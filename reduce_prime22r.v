==> flow/design.v <==
`timescale 1ns / 1ps
module reduce_prime22r(
    input               clk,rst_n,
    input [50:0]        c,
    output reg [25:0]   res 
    );
reg [50:0] r0;
always@(posedge clk or negedge rst_n)
    if(!rst_n)
        r0 <= 0;
    else
        r0 <= c[11:0] - c[50:12] + (c[50:12] << 12);
always@(posedge clk or negedge rst_n)
    if(!rst_n)
        res <= 0;
    else
        res <= r0[11:0] - r0[50:12] + (r0[50:12] << 12) - 25'd33550337;
endmodule
## Tool chain data of reduce_prime22r

Tool output for the design above, in the order of the flow.
Lines are those of the file above, counted from 1.
Library cell names are shortened.
A cell with - has no value.

- Design top: reduce_prime22r
- Clock port: clk
- Standard-cell library: sky130hd
- Library corner: tt_025C_1v80

## Word level

Counts by Yosys on the flattened word-level netlist (proc, flatten, opt, wreduce; memories kept). Register bits leave out memories and registers merged into their read ports (data or address); mux counts leave out enables and synchronous resets folded into registers. Print and check cells are left out. Cells with the same type and inputs are merged into one.

- Add/subtract/negate cells: 5

Operator list:

| operator | count |
|---|---|
| subtractor 12 x 38 -> 38 bit | 1 |
| adder 38 bit | 1 |
| subtractor 12 x 26 -> 26 bit | 1 |
| subtractor 26 x 25 -> 26 bit with constant B | 1 |
| adder 26 bit | 1 |

- Register bits after elaboration: 64
- Bits of input ports: 53
- Output and inout bits: 26
- Cells after elaboration: 7

## Longest topological paths

Yosys ltp: most cells in a row. Word level: on the elaborated netlist, between registers, memories and ports. Mapped: between sequential cells and ports; inverters and the memories' decode and read muxes count.

- Word-level depth: 3
- ABC_AREA: 1
- Depth in mapped cells: 14
- Mapped depth without buffers: 14

## After synthesis

Source: synth_stat.txt of the flow (Yosys; design flattened, memories mapped). It holds for the ABC_AREA given above (unset counts as 0); a run with the other value may have another netlist.
Totals and module areas in this step are rounded.

- Mapped cells: 968
- Synthesis area: 6340 sq um
- Sequential area: 1600 sq um
- Flip-flop cells: 64
- Buffers: 0

Cell types:

| type | count | total area (sq um) |
|---|---|---|
| dfrtp_1 | 64 | 1.6E+03 |
| nand2_1 | 295 | 1.11E+03 |
| ha_1 | 86 | 1.08E+03 |
| inv_1 | 208 | 780.749 |
| nor2_1 | 78 | 292.781 |
| a21oi_1 | 58 | 290.278 |
| xor2_1 | 26 | 227.718 |
| nand3_1 | 42 | 210.202 |
| o21ai_0 | 26 | 130.125 |
| xnor2_1 | 12 | 105.101 |
| nand4_1 | 13 | 81.328 |
| nor3_1 | 16 | 80.077 |
| nand3_2 | 7 | 70.067 |
| nand2_2 | 10 | 62.56 |
| fa_1 | 2 | 40.038 |
| o21bai_1 | 5 | 37.536 |
| o21a_1 | 3 | 22.522 |
| a31oi_1 | 3 | 18.768 |

Other cell types: 10; their cells: 14.

## Worst setup path after synthesis

Path of least setup slack by OpenSTA after synthesis, without wires, with an ideal clock, recovery checks aside; 20% of the period is set as input and as output delay. Where synthesis merged equal registers, the netlist keeps one of their names.

- Path kind: input to register
- Start: in c[0]
- End: reg r0[32]
- Period: 3500 ps
- External input delay: 700 ps
- Setup time: 117 ps
- Launch time at the first pin: 700 ps
- Data arrival time: 2085 ps
- Data required time: 3383 ps
- Path slack: 1299 ps
- Path delay: 1502 ps
- Stages on the path: 14
- Buffers on the path: 0
- Synthesis period reached: 2201 ps

"path delay" = arrival - input delay + setup time.
"stages on the path": output pins that drive a net of the path, with the launching flip-flop's if there is one; two outputs of one cell count as two.
"synthesis period reached" = period - worst setup slack (recovery checks aside). The figure is calculated, with input and output delays left at 20% of the set period.
The rows between start and end are the longest chain of elaborated cells between them; the timing report does not say that the signal goes this way. Where chains are equally long, one stands for them.
A line is the first line of the expression or statement that the cell stems from. Yosys adds cells for indexed reads and writes and turns some case tables into memories.

- Path through: inv_1 -> ha_1 -> inv_1 -> fa_1 -> nand3_1 -> nand3_1 -> nand2_1 -> nand3_2 -> nand2_1 -> nand2_2 -> nand2_1 -> nand2_1 -> nand2_1 -> nand2_1
- Length of the longest elaborated chain: 2
- Elaborated cells between the ends (all ways): 2
- Source lines of those cells: 1
- Classes of those cells: add/sub: 2

RTL lines, path post-synthesis:

| item | line | text |
|---|---|---|
| start, declared | 4 | `input [50:0]        c,` |
| subtractor 12 x 38 -> 38 bit | 12 | `r0 <= c[11:0] - c[50:12] + (c[50:12] << 12);` |
| adder 38 bit | 12 |  |
| end, assigned | 10 | `r0 <= 0;` |
| end, assigned | 12 |  |

## Path in the finished layout

From the final timing report of run A: the path of least setup slack in the routed layout; clock arrival at registers is part of the times.
The path's times are printed in steps of 10 ps; the period is the one set.

- Path kind: register to register
- Start: reg r0[18]
- End: reg res[23]
- Period: 2280 ps
- Setup time: 110 ps
- Launch time at the first pin: 340 ps
- Data arrival time: 2410 ps
- Data required time: 2500 ps
- Path slack: 100 ps
- Stages on the path: 9
- Buffers on the path: 1

The rows between start and end are the longest chain of elaborated cells between them; the timing report does not say that the signal goes this way. Where chains are equally long, one stands for them.

- Path through: dfrtp_1 -> buf_4 -> ha_4 -> ha_4 -> nand2_1 -> o21ai_1 -> a21oi_1 -> nand4_1 -> nand2_1
- Length of the longest elaborated chain: 3
- Elaborated cells between the ends (all ways): 3
- Source lines of those cells: 1
- Classes of those cells: add/sub: 3

RTL lines, path after layout:

| item | line | text |
|---|---|---|
| start, assigned | 10 | `r0 <= 0;` |
| start, assigned | 12 | `r0 <= c[11:0] - c[50:12] + (c[50:12] << 12);` |
| subtractor 12 x 26 -> 26 bit | 17 | `res <= r0[11:0] - r0[50:12] + (r0[50:12] << 12) - 25'd33550337;` |
| adder 26 bit | 17 |  |
| subtractor 26 x 25 -> 26 bit | 17 |  |
| end, assigned | 15 | `res <= 0;` |
| end, assigned | 17 |  |
| end, declared | 5 | `output reg [25:0]   res` |

Module reduce_prime22r, platform sky130hd: 2 stored runs of the flow (Yosys, OpenROAD) with differing settings, in no particular order. Input and output delays are each 20% of the period that was set; the output load is 0.01 pF.
"achieved period": clock period set for the run, less the worst setup slack. It is reckoned from that one timing run; input and output delays stay at 20% of the period that was set.
"time of the worst setup path": the worst setup path's part of the clock period (all of it between registers, 20% less for each end at a port) less its slack. A launch clock that arrives late makes it longer, a capture clock that arrives late makes it shorter.
"overall power" is the tool's figure for a default switching activity; nothing was simulated.
"time of the worst setup path" is known to 10 ps.
Measured values are rounded.

### Run A

==> flow/run.sh <==
#!/bin/bash
# the make line also repeats the synthesis and layout settings of config.mk as NAME=value (left out here)
make -C /OpenROAD-flow-scripts/flow DESIGN_CONFIG=/design/flow/config.mk WORK_HOME=/design/flow/orfs CLKGATE_MAP_FILE= finish
==> flow/config.mk <==
export PLATFORM = sky130hd
export DESIGN_NAME = reduce_prime22r
export DESIGN_NICKNAME = reduce_prime22r
export VERILOG_FILES = /design/flow/design.v
export SDC_FILE = /design/flow/constraint.sdc
export NUM_CORES = 4
export LEC_CHECK = 0
export ABC_AREA = 1
export CAP_MARGIN = 20
export CORE_MARGIN = 4
export CORE_UTILIZATION = 51
export CTS_CLUSTER_DIAMETER = 264
export CTS_CLUSTER_SIZE = 72
export GPL_TIMING_DRIVEN = 1
export MAX_ROUTING_LAYER = met4
export SETUP_SLACK_MARGIN = 0.43
export SLEW_MARGIN = 20
export TNS_END_PERCENT = 75
==> flow/constraint.sdc <==
create_clock -name core_clock -period 2.28 [get_ports {clk}]
set_input_delay 0.4560 -clock core_clock [delete_from_list [all_inputs] [get_ports {clk}]]
set_output_delay 0.4560 -clock core_clock [all_outputs]
set_load 0.01 [all_outputs]

Results of run A:
- Achieved period: 2180 ps
- Overall die area: 14300 sq um
- Total negative setup slack: 0 ps
- Time of the worst setup path: 2180 ps
- Kind of the worst setup path: register to register
- Overall power: 9510 µW
- Lowest setup slack: 100 ps
- Synthesis area: 6340 sq um
- Utilization of the finished layout: 84.8 %
- Standard-cell area after routing: 10300 sq um

### Run B

==> flow/run.sh <==
#!/bin/bash
# the make line also repeats the synthesis and layout settings of config.mk as NAME=value (left out here)
make -C /OpenROAD-flow-scripts/flow DESIGN_CONFIG=/design/flow/config.mk WORK_HOME=/design/flow/orfs CLKGATE_MAP_FILE= finish
==> flow/config.mk <==
export PLATFORM = sky130hd
export DESIGN_NAME = reduce_prime22r
export DESIGN_NICKNAME = reduce_prime22r
export VERILOG_FILES = /design/flow/design.v
export SDC_FILE = /design/flow/constraint.sdc
export NUM_CORES = 4
export LEC_CHECK = 0
export CAP_MARGIN = 20
export CORE_MARGIN = 2
export CORE_UTILIZATION = 35
export GPL_TIMING_DRIVEN = 0
export MAX_ROUTING_LAYER = met4
export MIN_ROUTING_LAYER = met2
export SETUP_SLACK_MARGIN = 0.29
export SLEW_MARGIN = 20
export TNS_END_PERCENT = 50
==> flow/constraint.sdc <==
create_clock -name core_clock -period 1.85 [get_ports {clk}]
set_input_delay 0.3700 -clock core_clock [delete_from_list [all_inputs] [get_ports {clk}]]
set_output_delay 0.3700 -clock core_clock [all_outputs]
set_load 0.01 [all_outputs]

Results of run B:
- Achieved period: 2836 ps
- Overall die area: 15800 sq um
- Total negative setup slack: -24100 ps
- Time of the worst setup path: 2840 ps
- Kind of the worst setup path: register to register
- Overall power: 10000 µW
- Lowest setup slack: -986 ps
- Synthesis area: 5170 sq um
- Utilization of the finished layout: 56.6 %
- Standard-cell area after routing: 8200 sq um
