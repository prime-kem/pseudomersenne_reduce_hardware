==> flow/design.v <==
`timescale 1ns / 1ps
module reduce_prime2r(
    input               clk,rst_n,
    input [69:0]        c,
    output reg [24:0]   res 
    );
reg [69:0] r0;
always@(posedge clk or negedge rst_n)
    if(!rst_n)
        r0 <= 0;
    else
        r0 <= c[23:0] - c[69:24] + (c[69:24] << 6);
always@(posedge clk or negedge rst_n)
    if(!rst_n)
        res <= 0;
    else
        res <= r0[23:0] - r0[69:24] + (r0[69:24] << 6) - 24'd16777153;
endmodule
# == Tool chain data of reduce_prime2r ==
# Tool output for the design above, in the order of the flow.
# Lines are those of the file above, counted from 1.
# Operators carry their Yosys type and port widths (W data, S select, Z words).
# Library cell names are shortened.
# The mark -- stands for no value.
# design
design,reduce_prime2r
clk_port,clk
cell_library,sky130hd
corner,tt_025C_1v80

# == Word-level counts ==
# Counts by Yosys on the flattened word-level netlist (proc, flatten, opt, wreduce; memories kept). Register bits leave out memories and registers merged into their read ports (data or address); mux counts leave out enables and synchronous resets folded into registers. Print and check cells are left out. Cells with the same type and inputs are merged into one.
# classes
n_addsub,5
mul,0
div,0
compare,0
equal,0
shift,0
mux,0
n_logic,0
n_reduce_logical,0
# op_table
op,n
$add A47 B49 Y49,1
$sub A24 B46 Y47,1
$sub A24 B25 Y25,1
$sub A25 B24 Y25 const B,1
$add A25 B25 Y25,1
# word_totals
reg_bits,74
latchBits,0
mem_bits_rw,0
rom_bits,0
clocked_rd_ports_x_width,0
mem_count,0
inputBits,72
output_inout_bits,25
word_cells,7

# == Longest topological paths ==
# Yosys ltp: most cells in a row. Word level: on the elaborated netlist, between registers, memories and ports. Mapped: between sequential cells and ports; inverters and the memories' decode and read muxes count.
# depth
ltp_word,3
abc_area,1
ltp_mapped,29
depth_no_buf,29

# == Synthesis result ==
# Yosys stat after the flow's synthesis: flattened, memories mapped to cells. It holds for the ABC_AREA given above (unset counts as 0); a run with the other value may have another netlist.
# Totals and module areas in this step are rounded.
# types
cell,n,type_area_um2
nand2_1,508,1.91E+03
dfrtp_1,74,1.85E+03
ha_1,118,1.48E+03
inv_1,319,1.2E+03
nor2_1,150,563.04
xor2_1,53,464.195
nand3_1,85,425.408
fa_1,21,420.403
a21oi_1,83,415.398
o21ai_0,28,140.134
xnor2_1,15,131.376
o21bai_1,13,97.594
nand2_2,14,87.584
nand4_1,14,87.584
nor3_1,14,70.067
nor3_2,5,50.048
nor2_2,7,43.792
nand3_2,4,40.038
# Not listed: further types 20, cells in them 44.
# synth_totals
cells,1569
yosys_area_mm2,0.009761
sequential_area_mm2,0.001852
ffs,74
n_buf,0

# == Worst setup path after synthesis ==
# Path of least setup slack by OpenSTA after synthesis, without wires, with an ideal clock, recovery checks aside; 20% of the period is set as input and as output delay. Where synthesis merged equal registers, the netlist keeps one of their names.
# synth_timing
kind,in2reg
start,in c[0]
end,reg r0[48]
period_ns,6.66
input_delay_ns,1.332
setup_time_ns,0.116
launch_ns,1.332
arrival_time_ns,3.819
t_required_ns,6.544
slack_ns,2.724
path_delay_ns,2.603
driving_pins,26
n_path_buf,0
period_less_setup_slack_ns,3.936
# "path_delay_ns" is the arrival time less input delay plus setup time.
# "driving_pins" counts driving pins, that of a launching flip-flop among them; a cell with two outputs on the path counts twice.
# "period_less_setup_slack_ns" is the clock period less the worst setup slack; recovery checks do not enter. This is arithmetic on one report: input and output delays are still those of the set period (20% each).
# The rows between start and end are the longest chain of elaborated cells between them; the timing report does not say that the signal goes this way. Where chains are equally long, one stands for them.
# A line is the first line of the expression or statement that the cell stems from. Yosys adds cells for indexed reads and writes and turns some case tables into memories.
# synth_between
path_cell_list,inv_1 > ha_1 > inv_1 > fa_1 > nand2_1 > nand2_1 > nand3_1 > nand2_2 > a21oi_2 > inv_1 > nand2_1 > nand2_2 > nand3_1 > nand2_1 > ha_1 > nand2_1 > inv_1 > nand2_1 > nor3_1 > nand3_1 > nor2_1 > nand2_1 > inv_1 > nor2_1 > nand2_1 > nand2_1
elab_chain_len,2
cells_between,2
cone_lines,1
classes_between,add/sub: 2
# synth_lines
item,line,source
from (decl),4,"input [69:0]        c,"
$sub A24 B46 Y47,12,r0 <= c[23:0] - c[69:24] + (c[69:24] << 6);
$add A47 B49 Y49,12,
to (assign),10,r0 <= 0;
to (assign),12,

# == Worst path after layout ==
# From the final timing report of flow run 1: the path of least setup slack in the routed layout; clock arrival at registers is part of the times.
# layout_timing
kind,in2reg
start,in c[45]
end,reg r0[45]
period_ns,8.03
input_delay_ns,1.61
setup_time_ns,0.11
launch_ns,1.61
arrival_time_ns,5.41
t_required_ns,8.26
slack_ns,2.84
driving_pins,23
n_path_buf,1
# The rows between start and end are the longest chain of elaborated cells between them; the timing report does not say that the signal goes this way. Where chains are equally long, one stands for them.
# layout_between
path_cell_list,clkdlybuf4s50_1 > inv_1 > ha_1 > nand2_1 > nor2_1 > inv_1 > o21ai_0 > inv_1 > nand2_1 > nand2_1 > nand2_1 > nand2_1 > nand2_1 > inv_1 > ha_1 > a21oi_1 > o21ai_0 > nand2_1 > nand2_1 > a21oi_1 > nand3_1 > nand2_1 > nand2_1
elab_chain_len,2
cells_between,2
cone_lines,1
classes_between,add/sub: 2
# layout_lines
item,line,source
from (decl),4,"input [69:0]        c,"
$sub A24 B46 Y47,12,r0 <= c[23:0] - c[69:24] + (c[69:24] << 6);
$add A47 B49 Y49,12,
to (assign),10,r0 <= 0;
to (assign),12,

# Settings and measured results of 2 stored flow runs for module reduce_prime2r (sky130hd), not sorted in any way. The constraints put input and output delay at 20% of the set period each and load the outputs with 0.01 pF.
# "achieved_period_ns" means the clock period less the worst setup slack. The figure is calculated, with input and output delays left at 20% of the set period.
# By "worst_path_time_ns" is meant the share of the clock period that the worst setup path is allowed (20% is reserved at inputs, 20% at outputs), minus its slack. Clock arrival times at its registers enter into it.
# "fin_power_uw" rests on the timing tool's default activity at the inputs, not on a simulated workload.
# The measured numbers are rounded.
# A setting shown as - is not set for that run.
# A result given as - is not shown for that run.
setting or result,flow run 1,flow run 2
period_ns,8.03,9.72
CORE_UTILIZATION,37,68
PLACE_DENSITY_LB_ADDON,0.27,0.15
CORE_MARGIN,8,2
ABC_AREA,1,-
CAP_MARGIN,0,15
MAX_ROUTING_LAYER,met5,-
SLEW_MARGIN,20,25
CELL_PAD_IN_SITES_DETAIL_PLACEMENT,-,1
TNS_END_PERCENT,-,55
CTS_CLUSTER_DIAMETER,-,304
MIN_ROUTING_LAYER,-,met1
fin_power_uw,3734,-
worst_path_time_ns,3.58,-
worstPathKind,in2reg,-
die_mm2,0.03183,-
yosys_chip_area_mm2,0.009761,-
setup_ws_ns,2.844,-
achieved_period_ns,5.186,-
post_route_util_pct,44.0,-
# Flow run 2: stopped before the end: placement reported DPL-0033
