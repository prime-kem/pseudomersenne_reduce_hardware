==> flow/design.v <==
`timescale 1ns / 1ps
module reduce_prime2(
    input               clk,rst_n,
    input [37:0]        c,
    output reg [25:0]   res 
    );
always@(posedge clk or negedge rst_n)
    if(!rst_n)
        res <= 0;
    else
        res <= c[11:0] - c[37:12] + (c[37:12] << 12) - 25'd33550337;
endmodule
# Reports on reduce_prime2
# The steps from the RTL of reduce_prime2 to its reports follow in flow order.
# Line numbers count from 1 in the design file above.
# Operators carry their Yosys type and port widths (W data, S select, Z words).
# Cell names lack the library's common part.
# The mark n/a stands for no value.
[inputs] top_module="reduce_prime2" clk_port="clk" lib="sky130hd" lib_corner="tt_025C_1v80"

# Word level
# Source: Yosys, flattened and elaborated, memories not mapped. Widths are those after wreduce; folded enables and synchronous resets count as part of the registers. Registers that Yosys merges into a memory's read port (data or address) are not register bits. Print and check cells do not count. Equal cells are merged and count once.
[bits] reg_bits=26 latchBits=0 ramBits=0 mem_bits_ro=0 clocked_rd_ports_x_width=0 mem_count=0 inputBits=40 output_inout_bits=26 wordCells=4
[classes] addsub=3 n_mul=0 div=0 n_cmp=0 n_eq=0 shift=0 mux=0 bitwise=0 reduce_logical=0
[ops] op="$sub A12 B26 Y26" n=1
[ops] op="$sub A26 B25 Y26 const B" n=1
[ops] op="$add A26 B26 Y26" n=1

# Longest topological paths
# Yosys ltp: most cells in a row. Word level: on the elaborated netlist, between registers, memories and ports. Mapped: between sequential cells and ports; inverters and the memories' decode and read muxes count.
[logic_depth] word_depth=3 abc_area=1 mapped_depth=14 depth_no_buf=14

# Netlist
# Yosys stat after the flow's synthesis: flattened, memories mapped to cells. It holds for the ABC_AREA given above (unset counts as 0); a run with the other value may have another netlist.
# The area totals of this step are shown rounded.
[synth_totals] cell_count=461 mapped_area_mm2=0.00293 seq_area_mm2=0.000651 flip_flops=26 n_buf=0
[types] cell_type="dfrtp_1" n=26 type_area_um2=650.624
[types] cell_type="nand2_1" n=171 type_area_um2=641.866
[types] cell_type="ha_1" n=49 type_area_um2=613.088
[types] cell_type="inv_1" n=112 type_area_um2=420.403
[types] cell_type="xor2_1" n=14 type_area_um2=122.618
[types] cell_type="nand3_1" n=18 type_area_um2=90.086
[types] cell_type="nor2_1" n=23 type_area_um2=86.333
[types] cell_type="a21oi_1" n=12 type_area_um2=60.058
[types] cell_type="nor2_2" n=9 type_area_um2=56.304
[types] cell_type="nand2_2" n=8 type_area_um2=50.048
[types] cell_type="nand4_1" n=6 type_area_um2=37.536
[types] cell_type="fa_1" n=1 type_area_um2=20.019
[types] cell_type="nand3_2" n=2 type_area_um2=20.019
[types] cell_type="nand3b_1" n=2 type_area_um2=15.014
[types] cell_type="and2_1" n=2 type_area_um2=12.512
[types] cell_type="or2_1" n=2 type_area_um2=12.512
[types] cell_type="nor3_1" n=2 type_area_um2=10.01
[types] cell_type="xnor2_1" n=1 type_area_um2=8.758
[types] cell_type="inv_2" n=1 type_area_um2=3.754

# Timing after synthesis
# Path of least setup slack by OpenSTA after synthesis, without wires, with an ideal clock, recovery checks aside; 20% of the period is set as input and as output delay. Where synthesis merged equal registers, the netlist keeps one of their names.
[synth_timing] kind="input to register" start="input c[13]" end="register res[17]" period_ns=3.38 input_delay_ns=0.676 setup_ns=0.124 launch_ns=0.676 t_arrival_ns=2.152 required_ns=3.256 path_slack_ns=1.104 path_delay_ns=1.600 path_stages=11 path_buffers=0 synth_period_reached_ns=2.276
# "path_delay_ns" = arrival - input delay + setup time.
# "path_stages" counts driving pins, that of a launching flip-flop among them; a cell with two outputs on the path counts twice.
# "synth_period_reached_ns" is the clock period less the worst setup slack; recovery checks do not enter. This is arithmetic on one report: input and output delays are still those of the set period (20% each).
# Between the ends stands the longest chain of elaborated cells between them, by number of cells; it is not shown to be the way that was timed. Of several equally long chains one is given.
# Each line given opens the expression or statement behind the cell; cells for indexed reads and writes are added by Yosys, which also makes memories of some case tables.
[synth_between] cell_sequence="inv_1 -> ha_1 -> ha_1 -> fa_1 -> nand2_1 -> nand2_1 -> nand3_1 -> nand2_2 -> nand2_1 -> nand2_1 -> xor2_1" elab_chain_cells=3 cone_cells=3 cone_lines=1 cone_classes="add/sub (3)"
[synth_rtl] element="start: declaration" line_no=4 text="input [37:0]        c,"
[synth_rtl] element="$sub A12 B26 Y26" line_no=11 text="res <= c[11:0] - c[37:12] + (c[37:12] << 12) - 25'd33550337;"
[synth_rtl] element="$add A26 B26 Y26" line_no=11
[synth_rtl] element="$sub A26 B25 Y26" line_no=11
[synth_rtl] element="end: assignment" line_no=9 text="res <= 0;"
[synth_rtl] element="end: assignment" line_no=11
[synth_rtl] element="end: declaration" line_no=5 text="output reg [25:0]   res"

# Timing after layout
# Path of least setup slack in the final report of record 1 (OpenROAD, finished layout, wires in). Where an end is a register, its clock arrival counts in the times.
[layout_timing] kind="input to register" start="input c[13]" end="register res[19]" period_ns=2.31 input_delay_ns=0.46 setup_ns=0.10 launch_ns=0.46 t_arrival_ns=2.40 required_ns=2.49 path_slack_ns=0.09 path_stages=12 path_buffers=2
# Between the ends stands the longest chain of elaborated cells between them, by number of cells; it is not shown to be the way that was timed. Of several equally long chains one is given.
[layout_between] cell_sequence="clkdlybuf4s50_1 -> inv_1 -> ha_4 -> ha_4 -> fa_2 -> buf_4 -> nand3_1 -> nand3_2 -> nand2_2 -> nand2_1 -> nand2_1 -> nand2_1" elab_chain_cells=3 cone_cells=3 cone_lines=1 cone_classes="add/sub (3)"
[layout_rtl] element="start: declaration" line_no=4 text="input [37:0]        c,"
[layout_rtl] element="$sub A12 B26 Y26" line_no=11 text="res <= c[11:0] - c[37:12] + (c[37:12] << 12) - 25'd33550337;"
[layout_rtl] element="$add A26 B26 Y26" line_no=11
[layout_rtl] element="$sub A26 B25 Y26" line_no=11
[layout_rtl] element="end: assignment" line_no=9 text="res <= 0;"
[layout_rtl] element="end: assignment" line_no=11
[layout_rtl] element="end: declaration" line_no=5 text="output reg [25:0]   res"

# Design reduce_prime2 on sky130hd. What follows are 2 stored runs of the flow, each under its own settings; their order means nothing. The constraints put input and output delay at 20% of the set period each and load the outputs with 0.01 pF.
# "clock_period_reached_ns": clock period set for the run, less the worst setup slack. It is reckoned from that one timing run; input and output delays stay at 20% of the period that was set.
# "worst_setup_path_time_ns": the worst setup path's part of the clock period (all of it between registers, 20% less for each end at a port) less its slack. A launch clock that arrives late makes it longer, a capture clock that arrives late makes it shorter.
# By "fin_power_mw" is meant OpenSTA's value without simulated activity: inputs other than the clock are taken to toggle once in ten clock periods, and the tool carries that through the logic.
# Results are given in rounded form.
run="record 1" settings period_ns=2.31 CORE_UTILIZATION=33 PLACE_DENSITY_LB_ADDON=0.1 CELL_PAD_IN_SITES_DETAIL_PLACEMENT=0 ABC_AREA=1 CAP_MARGIN=0 CORE_MARGIN=2 SLEW_MARGIN=20
run="record 1" results worst_setup_slack_ns=0.093 worst_setup_path_time_ns=1.76 worstPathKind="input to register" synth_chip_area_mm2=0.00293 design.die.area_mm2=0.00965 clock_period_reached_ns=2.217 fin_power_mw=2.34 tns_ns=0.000 fin_util_frac=0.523 finish.stdcell_area_mm2=0.00454
run="record 2" settings period_ns=5.38 CAP_MARGIN=20 CORE_MARGIN=2 CORE_UTILIZATION=40 SLEW_MARGIN=20
run="record 2" results worst_setup_slack_ns=1.50 worst_setup_path_time_ns=2.81 worstPathKind="input to register" synth_chip_area_mm2=0.00224 design.die.area_mm2=0.00621 clock_period_reached_ns=3.884 fin_power_mw=0.792 tns_ns=0.000 fin_util_frac=0.556 finish.stdcell_area_mm2=0.00302
